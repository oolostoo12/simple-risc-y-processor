==> flow/design.v <==
`timescale 1ns/1ns
module regfile #(parameter WIDTH = 8, DEPTH = 5)
                ( inout wire [WIDTH -1:0] DATA_BUS,
		  input [DEPTH - 1 : 0] ADDRESS_BUS,
		  input CS, OE,WS);
   reg [(WIDTH-1):0] DATA_REG, MEMORY[2**DEPTH];
   assign DATA_BUS = (OE && !CS) ? DATA_REG: 8'bz;  
   always_ff @(posedge WS) begin  
      if(!OE && !CS)
	MEMORY[ADDRESS_BUS] <= DATA_BUS;
      else if (CS)  
	MEMORY[ADDRESS_BUS] <= MEMORY[ADDRESS_BUS];
   end  
   always_comb
     DATA_REG = MEMORY[ADDRESS_BUS];
endmodule  
### Tool chain data of regfile

Tool output for the design above, in the order of the flow.
Lines are those of the file above, counted from 1.
Operators carry their Yosys type and port widths (W data, S select, Z words).
Cell names lack the library's common part.
Not given: -

| inputs | value |
|---|---|
| top module | regfile |
| clock input | WS |
| standard-cell library | sky130hd |
| timing corner | tt_025C_1v80 |

### Word level

Yosys after proc, flatten, opt, wreduce and memory -nomap, before mapping. Enables and synchronous resets that opt folds into registers are not counted as muxes. Memory bits, and registers merged into a memory's read port (data or address), are not among the register bits. Print and check cells are not counted. Equal cells are merged and count once.
Memory sizes are those after Yosys's memory passes, which may raise the word count (mostly to a power of two), join words into wider ones and drop unused or constant bits.

| bit counts | value |
|---|---|
| RAM bits | 256 |
| word width x clocked read ports | 0 |
| bits in latches | 0 |
| elaborated cells | 14 |
| bits of input ports | 8 |
| register bits | 0 |
| bits in read-only memories | 0 |
| memory cells | 1 |

| cells by class | value |
|---|---|
| $add $sub $neg | 0 |
| reduce/logical cells | 4 |
| muxes and demuxes | 8 |
| $mul | 0 |
| shift operators | 0 |
| divide/modulo/power cells | 0 |
| magnitude comparators | 0 |
| bitwise logic cells | 1 |
| equal/unequal tests | 0 |

Memories:

| memory | words | width | rd ports | wr ports | line | text |
|---|---|---|---|---|---|---|
| MEMORY | 32 | 8 | 1 | 1 | 6 | `reg [(WIDTH-1):0] DATA_REG, MEMORY[2**DEPTH];` |

Operators by type and width:

| kind | number |
|---|---|
| $mux W8 | 5 |
| $mux W1 | 3 |
| $logic_and A1 B1 Y1 | 2 |
| $logic_not A1 Y1 | 2 |
| $or A1 B1 Y1 | 1 |

### Depth

Yosys ltp: most cells in a row. Word level: on the elaborated netlist, between registers, memories and ports. Mapped: between sequential cells and ports; inverters and the memories' decode and read muxes count.

| logic depth | value |
|---|---|
| word-level depth | 5 |
| ABC_AREA | 1 |
| depth in mapped cells | 12 |
| gate-level depth less buffers | 9 |

### Synthesis result

Source: synth_stat.txt of the flow (Yosys; design flattened, memories mapped). It holds for the ABC_AREA given above (unset counts as 0); a run with the other value may have another netlist.
Totals and module areas in this step are rounded.

| mapped netlist | value |
|---|---|
| sequential area | 7,700 µm² |
| flip-flop cells | 256 |
| buffers | 46 |
| cell area after synthesis | 11,000 µm² |
| mapped cells | 1,057 |

Cells by type:

| cell | number | area in all (µm²) |
|---|---|---|
| edfxtp_1 | 256 | 7.69E+03 |
| nand2_1 | 681 | 2.56E+03 |
| nor2_1 | 48 | 180.173 |
| buf_2 | 23 | 115.11 |
| buf_4 | 14 | 105.101 |
| nor3_2 | 8 | 80.077 |
| inv_2 | 9 | 33.782 |
| clkbuf_1 | 8 | 30.029 |
| nand3_1 | 4 | 20.019 |
| inv_1 | 5 | 18.768 |
| buf_6 | 1 | 11.261 |

### Worst setup path after synthesis

Path of least setup slack by OpenSTA after synthesis, without wires, with an ideal clock, recovery checks aside; 20% of the period is set as input and as output delay. Where synthesis merged equal registers, the netlist keeps one of their names.

| timing path post-synthesis | value |
|---|---|
| kind | input to output |
| from | in ADDRESS_BUS[0] |
| to | out DATA_BUS[7] |
| stages on the path | 12 |
| time at the first pin | 844 ps |
| clock period | 4,220 ps |
| delay of the path | 1,254 ps |
| buffers on the path | 3 |
| external output delay | 844 ps |
| data arrival time | 2,098 ps |
| setup slack | 1,278 ps |
| synthesis period reached | 2,942 ps |

"delay of the path" is the arrival time less input delay plus setup time.
At an output port there is no setup time.
"stages on the path" counts driving pins, that of a launching flip-flop among them; a cell with two outputs on the path counts twice.
"synthesis period reached" is the clock period less the worst setup slack; recovery checks do not enter. This is arithmetic on one report: input and output delays are still those of the set period (20% each).
Between the ends stands the longest chain of elaborated cells between them, by number of cells; it is not shown to be the way that was timed. Of several equally long chains one is given.
A line is the first line of the expression or statement that the cell stems from. Yosys adds cells for indexed reads and writes and turns some case tables into memories.
A memory read counts as a cell of the chain, while the word-level depth stops at memories.

| on the way, post-synthesis | value |
|---|---|
| path through | buf_2 inv_2 buf_6 buf_4 nand2_1 nand2_1 nand2_1 nand2_1 nand2_1 nand2_1 nor2_1 nand2_1 |
| cells in the longest elaborated chain | 2 |

RTL lines, path post-synthesis:

| item | line | text |
|---|---|---|
| start, declared | 4 | `input [DEPTH - 1 : 0] ADDRESS_BUS,` |
| $mem_v2 Z32 W8 | 6 | `reg [(WIDTH-1):0] DATA_REG, MEMORY[2**DEPTH];` |
| $mux W8 | 7 | `assign DATA_BUS = (OE && !CS) ? DATA_REG: 8'bz;` |
| end, declared | 3 | `( inout wire [WIDTH -1:0] DATA_BUS,` |

### Path in the finished layout

Path of least setup slack in the final report of run 1 (OpenROAD, finished layout, wires in). Where an end is a register, its clock arrival counts in the times.
The path's times are printed in steps of 10 ps; the period is the one set.

| timing path post-layout | value |
|---|---|
| kind | input to output |
| from | in ADDRESS_BUS[0] |
| to | out DATA_BUS[0] |
| stages on the path | 13 |
| time at the first pin | 470 ps |
| external output delay | 470 ps |
| setup slack | 130 ps |
| clock period | 2,340 ps |
| buffers on the path | 5 |
| data arrival time | 1,740 ps |

Between the ends stands the longest chain of elaborated cells between them, by number of cells; it is not shown to be the way that was timed. Of several equally long chains one is given.
A memory read counts as a cell of the chain, while the word-level depth stops at memories.

| on the way, post-layout | value |
|---|---|
| path through | buf_12 buf_12 buf_8 buf_6 nand2_1 nand2_1 nand2_1 nand2_2 nand2_2 nand2_1 nor2_1 nand2_1 buf_12 |
| cells in the longest elaborated chain | 2 |

RTL lines, path post-layout:

| item | line | text |
|---|---|---|
| start, declared | 4 | `input [DEPTH - 1 : 0] ADDRESS_BUS,` |
| $mem_v2 Z32 W8 | 6 | `reg [(WIDTH-1):0] DATA_REG, MEMORY[2**DEPTH];` |
| $mux W8 | 7 | `assign DATA_BUS = (OE && !CS) ? DATA_REG: 8'bz;` |
| end, declared | 3 | `( inout wire [WIDTH -1:0] DATA_BUS,` |

regfile through Yosys and OpenROAD on sky130hd: 2 stored runs, unordered, with their settings and measured results. The constraints put input and output delay at 20% of the set period each and load the outputs with 0.01 pF.
"clock period achieved" is the run's clock period less its worst setup slack. It is reckoned from that one timing run; input and output delays stay at 20% of the period that was set.
"allowed time less slack (worst setup path)" is the time allowed to the run's worst setup path (the clock period less input and output delay, where it has them) less its slack. Clock arrival times count: a late capture clock shortens it, a late launch clock lengthens it.
"power" rests on the timing tool's default activity at the inputs, not on a simulated workload.
"allowed time less slack (worst setup path)" is given in steps of 10 ps.
Values from the reports are rounded here.
Settings: - = not set for that run.

| run name | period_ns | CORE_UTILIZATION | SETUP_SLACK_MARGIN | PLACE_DENSITY_LB_ADDON | CELL_PAD_IN_SITES_GLOBAL_PLACEMENT | TNS_END_PERCENT | ABC_AREA | GPL_ROUTABILITY_DRIVEN | CTS_CLUSTER_DIAMETER | MIN_ROUTING_LAYER | CAP_MARGIN | CORE_MARGIN | SLEW_MARGIN | CORE_ASPECT_RATIO | CTS_CLUSTER_SIZE | post-route worst hold slack (ps) | post-layout utilization (%) | standard-cell area after layout (µm²) | power (W) | synthesis area (µm²) | setup TNS (ps) | die size (µm²) | smallest setup slack (ps) | clock period achieved (ps) | allowed time less slack (worst setup path) (ps) | kind of the worst setup path |
|---|---|---|---|---|---|---|---|---|---|---|---|---|---|---|---|---|---|---|---|---|---|---|---|---|---|---|
| run 1 | 2.34 | 38 | 0.28 | 0.25 | 2 | 10 | 1 | 1 | 240 | met1 | 20 | 2 | 20 | - | - | 42 | 48 | 13,000 | 0.0099 | 11,000 | 0 | 30,000 | 130 | 2,206 | 1,270 | input to output |
| run 2 | 4.39 | 55 | - | 0.04 | - | - | 1 | 0 | 258 | - | 20 | 5 | 20 | 1.32 | 76 | 400 | 59 | 12,000 | 0.004 | 11,000 | 0 | 23,000 | 670 | 3,716 | 1,960 | input to output |
