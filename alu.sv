==> flow/design.v <==
`timescale 1ns/1ns
module alu #(parameter WIDTH = 8)
            (output reg [WIDTH-1:0] ALU_OUT,
	     output reg CF,OF,SF,ZF,
	     input [3:0] OPCODE,
	     input [WIDTH-1:0] A,B,
	     input CLK,EN,OE);
   reg [WIDTH :0]  OUTPUT;
   localparam
     ADDOP = 4'b0010,
     SUBOP = 4'b0011,
     ANDOP = 4'b0100,
     OROP = 4'b0101,
     XOROP = 4'b0110,
     NOTAOP = 4'b0111;
always_comb begin
   if(OE) ALU_OUT <= OUTPUT[WIDTH-1:0];
   else ALU_OUT <= 'bz;
  end
always_ff @(posedge CLK) begin 
   if(EN)begin
      case(OPCODE)
	ADDOP: begin
	   OUTPUT = A + B; 
	   CF <= OUTPUT[WIDTH];
	   if(OUTPUT[WIDTH-1] != A[WIDTH-1] && OUTPUT[WIDTH-1] != B[WIDTH-1])
	     OF <= 1'b1;
	   else OF <= 1'b0;
	   SF <= ALU_OUT[7];
	   ZF <= ~(|ALU_OUT);
	end  
	SUBOP: begin
	   OUTPUT = A +((~B)+1);
	   CF <= A < B;  
	   if(OUTPUT[WIDTH-1] != A[WIDTH-1] && OUTPUT[WIDTH-1] != B[WIDTH-1])
	     OF <= 1'b1;
	   else OF <= 1'b0;
	   SF <= ALU_OUT[7];
	   ZF <= ~(|ALU_OUT);
	end  
	ANDOP: begin
	   OUTPUT = A & B;
	   CF <= 1'b0;
	   OF <= 1'b0;
	   SF <= ALU_OUT[7];
	   ZF <= ~(|ALU_OUT);
	end  
	OROP: begin
	   OUTPUT = A | B;
	   CF <= 1'b0;
	   OF <= 1'b0;
	   SF <= ALU_OUT[7];
	   ZF <= ~(|ALU_OUT);
	end  
	XOROP: begin
	   OUTPUT = A ^ B;
	   CF <= 1'b0;
	   OF <= 1'b0;
	   SF <= ALU_OUT[7];
	   ZF <= ~(|ALU_OUT);
	end  
	NOTAOP: begin
	   OUTPUT = ~A;
	   CF <= 1'b0;
	   OF <= 1'b0;
	   SF <= ALU_OUT[7];
	   ZF <= ~(|ALU_OUT);
	end  
	default: begin
	   OUTPUT = ALU_OUT;
	   CF <= 1'b0;
	   OF <= 1'b0;
	   SF <= 1'b0;
	   ZF <= 1'b0;
	end
      endcase  
   end  
   else
    OUTPUT <= OUTPUT;
end
endmodule  
From RTL to reports: alu. Tool output for the design above, in the order of the flow. Lines are those of the file above, counted from 1. Cell names lack the library's common part. Not given: -

Top module: alu. Clock: CLK. Standard-cell library: sky130hd. Timing corner: tt_025C_1v80.

Word level. Source: Yosys, flattened and elaborated, memories not mapped. Widths are those after wreduce; folded enables and synchronous resets count as part of the registers. Registers that Yosys merges into a memory's read port (data or address) are not register bits. Print and check cells do not count. Equal cells are merged and count once.

Word-level cells: 35. Under register bits after elaboration stands 12. The figure for output and inout port bits is 12.

The figure for add/subtract/negate cells is 3. Under reduce/logical cells stands 4. The figure for magnitude comparators is 1. For bitwise gates (word level) the number is 6. Equality and inequality tests: 10. Mux-type cells: 6.

Operator list (number): 8-bit case mux with 6-bit select (1); 4-bit by 3-bit == test with 1-bit output with constant B (4); 8-bit inverter (2); 8-bit by 8-bit adder with 9-bit output (1); 4-bit by 2-bit == test with 1-bit output with constant B (2); 8-bit by 1-bit adder with 8-bit output with constant B (1); 8-bit adder (1); 8-bit < comparator (1); 8-bit bitwise AND (1); 8-bit OR (1); 8-bit bitwise XOR (1); 8-bit OR reduction (1); 8-bit 2-to-1 mux (1); 6-bit OR reduction (1); 1-bit != test (4); 1-bit case mux with 2-bit select (2); 1-bit logical AND (2); 1-bit 2-to-1 mux (2); 1-bit inverter (1).

Depth. Depth = most cells in a row (Yosys ltp): at word level without a register or memory, in the mapped netlist without a sequential cell, where the memories' decode and read muxes count.

For word-level depth the number is 7. ABC_AREA: 0. Under gate-level depth with buffers stands 10.

Synthesis result. The flow's flattened synthesis, as Yosys stat reports it; memories are mapped. The netlist is that of the ABC_AREA named above (0 if unset); the other value can give another one. The area totals of this step are shown rounded.

The entry for mapped flip-flops reads 12. For cell area after synthesis the number is 1650 um2. The figure for standard cells after synthesis is 195.

Cell types: edfxtp_1 (number 12, area in all 360.346 um2); ha_1 (number 24, area in all 300.288 um2); inv_1 (number 27, area in all 101.347 um2); a21oi_1 (number 18, area in all 90.086 um2); nor2_1 (number 20, area in all 75.072 um2); nand2_1 (number 13, area in all 48.797 um2); mux4_2 (number 2, area in all 45.043 um2); fa_1 (number 2, area in all 40.038 um2); a2111oi_4 (number 1, area in all 27.526 um2); xor2_1 (number 3, area in all 26.275 um2); nand2b_1 (number 4, area in all 25.024 um2); o22ai_1 (number 4, area in all 25.024 um2); a211oi_1 (number 3, area in all 22.522 um2); a22oi_1 (number 3, area in all 22.522 um2); o31ai_1 (number 3, area in all 22.522 um2); a221o_1 (number 2, area in all 20.019 um2); buf_2 (number 4, area in all 20.019 um2); o21ai_1 (number 4, area in all 20.019 um2).

Not listed: further types 33, cells in them 46.

Timing after synthesis. Path of least setup slack by OpenSTA after synthesis, without wires, with an ideal clock, recovery checks aside; 20% of the period is set as input and as output delay. Where synthesis merged equal registers, the netlist keeps one of their names.

Path kind: input to register. Start: in A[0]. End: reg CF. Under arrival time stands 2.447 ns. Input delay: 0.744 ns. The figure for stages is 10. For clock period the number is 3.72 ns. For path slack the number is 1.131 ns. The figure for path buffers is 0. For data required time the number is 3.578 ns. For setup time the number is 0.142 ns. The entry for path delay reads 1.845 ns. Synthesis period reached: 2.589 ns.

"path delay" is the arrival time less input delay plus setup time. "stages": output pins that drive a net of the path, with the launching flip-flop's if there is one; two outputs of one cell count as two. "synthesis period reached" = period - worst setup slack (recovery checks aside). The figure is calculated, with input and output delays left at 20% of the set period. The rows between start and end are the longest chain of elaborated cells between them; the timing report does not say that the signal goes this way. Where chains are equally long, one stands for them. Each line given opens the expression or statement behind the cell; cells for indexed reads and writes are added by Yosys, which also makes memories of some case tables. At most two assigning lines are given for a register; there are more.

Cells stage by stage: inv_1 ha_1 inv_1 fa_1 a21oi_2 o21ai_2 a221o_1 a2111oi_4 a221oi_2 o21ai_2. The entry for cells in the longest elaborated chain reads 2. The entry for elaborated cells between the ends (all ways) reads 3.

RTL lines, path post-synthesis: from (decl) (line 6) `input [WIDTH-1:0] A,B,`; 8-bit < comparator (line 34) `CF <= A < B;`; 1-bit case mux with 2-bit select (line 22) `case(OPCODE)`; to (assign) (line 25) `CF <= OUTPUT[WIDTH];`; to (assign) (line 34); to (decl) (line 4) `output reg CF,OF,SF,ZF,`.

Worst path after layout. From the final timing report of entry A: the path of least setup slack in the routed layout; clock arrival at registers is part of the times.

Path kind: input to register. Start: in B[1]. End: reg OF. Under arrival time stands 2.02 ns. The figure for stages is 10. For clock period the number is 1.61 ns. For path slack the number is -0.43 ns. For setup time the number is 0.25 ns. Input delay: 0.32 ns. The figure for path buffers is 1. For data required time the number is 1.59 ns.

The rows between start and end are the longest chain of elaborated cells between them; the timing report does not say that the signal goes this way. Where chains are equally long, one stands for them. At most two assigning lines are given for a register; there are more.

Cells stage by stage: buf_8 clkinvlp_4 ha_4 a21o_1 a21oi_4 o31ai_4 a31oi_2 xor2_1 o22ai_1 o2bb2ai_1. The entry for cells in the longest elaborated chain reads 7. The entry for elaborated cells between the ends (all ways) reads 13.

RTL lines, path post-layout: from (decl) (line 6) `input [WIDTH-1:0] A,B,`; 8-bit inverter (line 33) `OUTPUT = A +((~B)+1);`; 8-bit by 1-bit adder with 8-bit output (line 33); 8-bit adder (line 33); 1-bit != test (line 35) `if(OUTPUT[WIDTH-1] != A[WIDTH-1] && OUTPUT[WIDTH-1] != B[WIDTH-1])`; 1-bit logical AND (line 35); 1-bit 2-to-1 mux (line 35); 1-bit case mux with 2-bit select (line 22) `case(OPCODE)`; to (assign) (line 27) `OF <= 1'b1;`; to (assign) (line 28) `else OF <= 1'b0;`; to (decl) (line 4) `output reg CF,OF,SF,ZF,`.

Add stored flow runs of alu

Settings and measured results of 2 stored flow runs for module alu (sky130hd), not sorted in any way. The constraints put input and output delay at 20% of the set period each and load the outputs with 0.01 pF. "period reached": clock period set for the run, less the worst setup slack. It is reckoned from that one timing run; input and output delays stay at 20% of the period that was set. "critical path time": the worst setup path's part of the clock period (all of it between registers, 20% less for each end at a port) less its slack. A launch clock that arrives late makes it longer, a capture clock that arrives late makes it shorter. The measured numbers are rounded.

Entry A has these settings: period_ns 1.61; CORE_UTILIZATION 27; SETUP_SLACK_MARGIN 0.16; PLACE_DENSITY_LB_ADDON 0.22; CELL_PAD_IN_SITES_GLOBAL_PLACEMENT 2; TNS_END_PERCENT 80; GPL_TIMING_DRIVEN 0; CTS_CLUSTER_SIZE 42; MIN_ROUTING_LAYER met1; CAP_MARGIN 20; CORE_MARGIN 2; SLEW_MARGIN 20. The measured standard-cell area of the final layout is 2660 um2. The netlist area reported by Yosys comes to 1650 um2. The measured period reached is 2.042 ns. The die outline area stands at 6730 um2. For the post-route worst hold slack the run shows 0.597 ns. The worst setup slack after layout stands at -0.432 ns. The critical path time is 1.72 ns. Worst setup path type: input to register.

Entry B has these settings: period_ns 1.81; CORE_UTILIZATION 48; SETUP_SLACK_MARGIN 0.34; PLACE_DENSITY_LB_ADDON 0.2; CORE_ASPECT_RATIO 0.62; CORE_MARGIN 4; CELL_PAD_IN_SITES_GLOBAL_PLACEMENT 1; TNS_END_PERCENT 85; ABC_AREA 0; CTS_CLUSTER_SIZE 11; CTS_CLUSTER_DIAMETER 253; MAX_ROUTING_LAYER met5; CAP_MARGIN 20; SLEW_MARGIN 20. The measured standard-cell area of the final layout is 3110 um2. The netlist area reported by Yosys comes to 1650 um2. The measured period reached is 2.420 ns. The die outline area stands at 4460 um2. For the post-route worst hold slack the run shows 0.646 ns. The worst setup slack after layout stands at -0.610 ns. The critical path time is 2.06 ns. Worst setup path type: input to register.
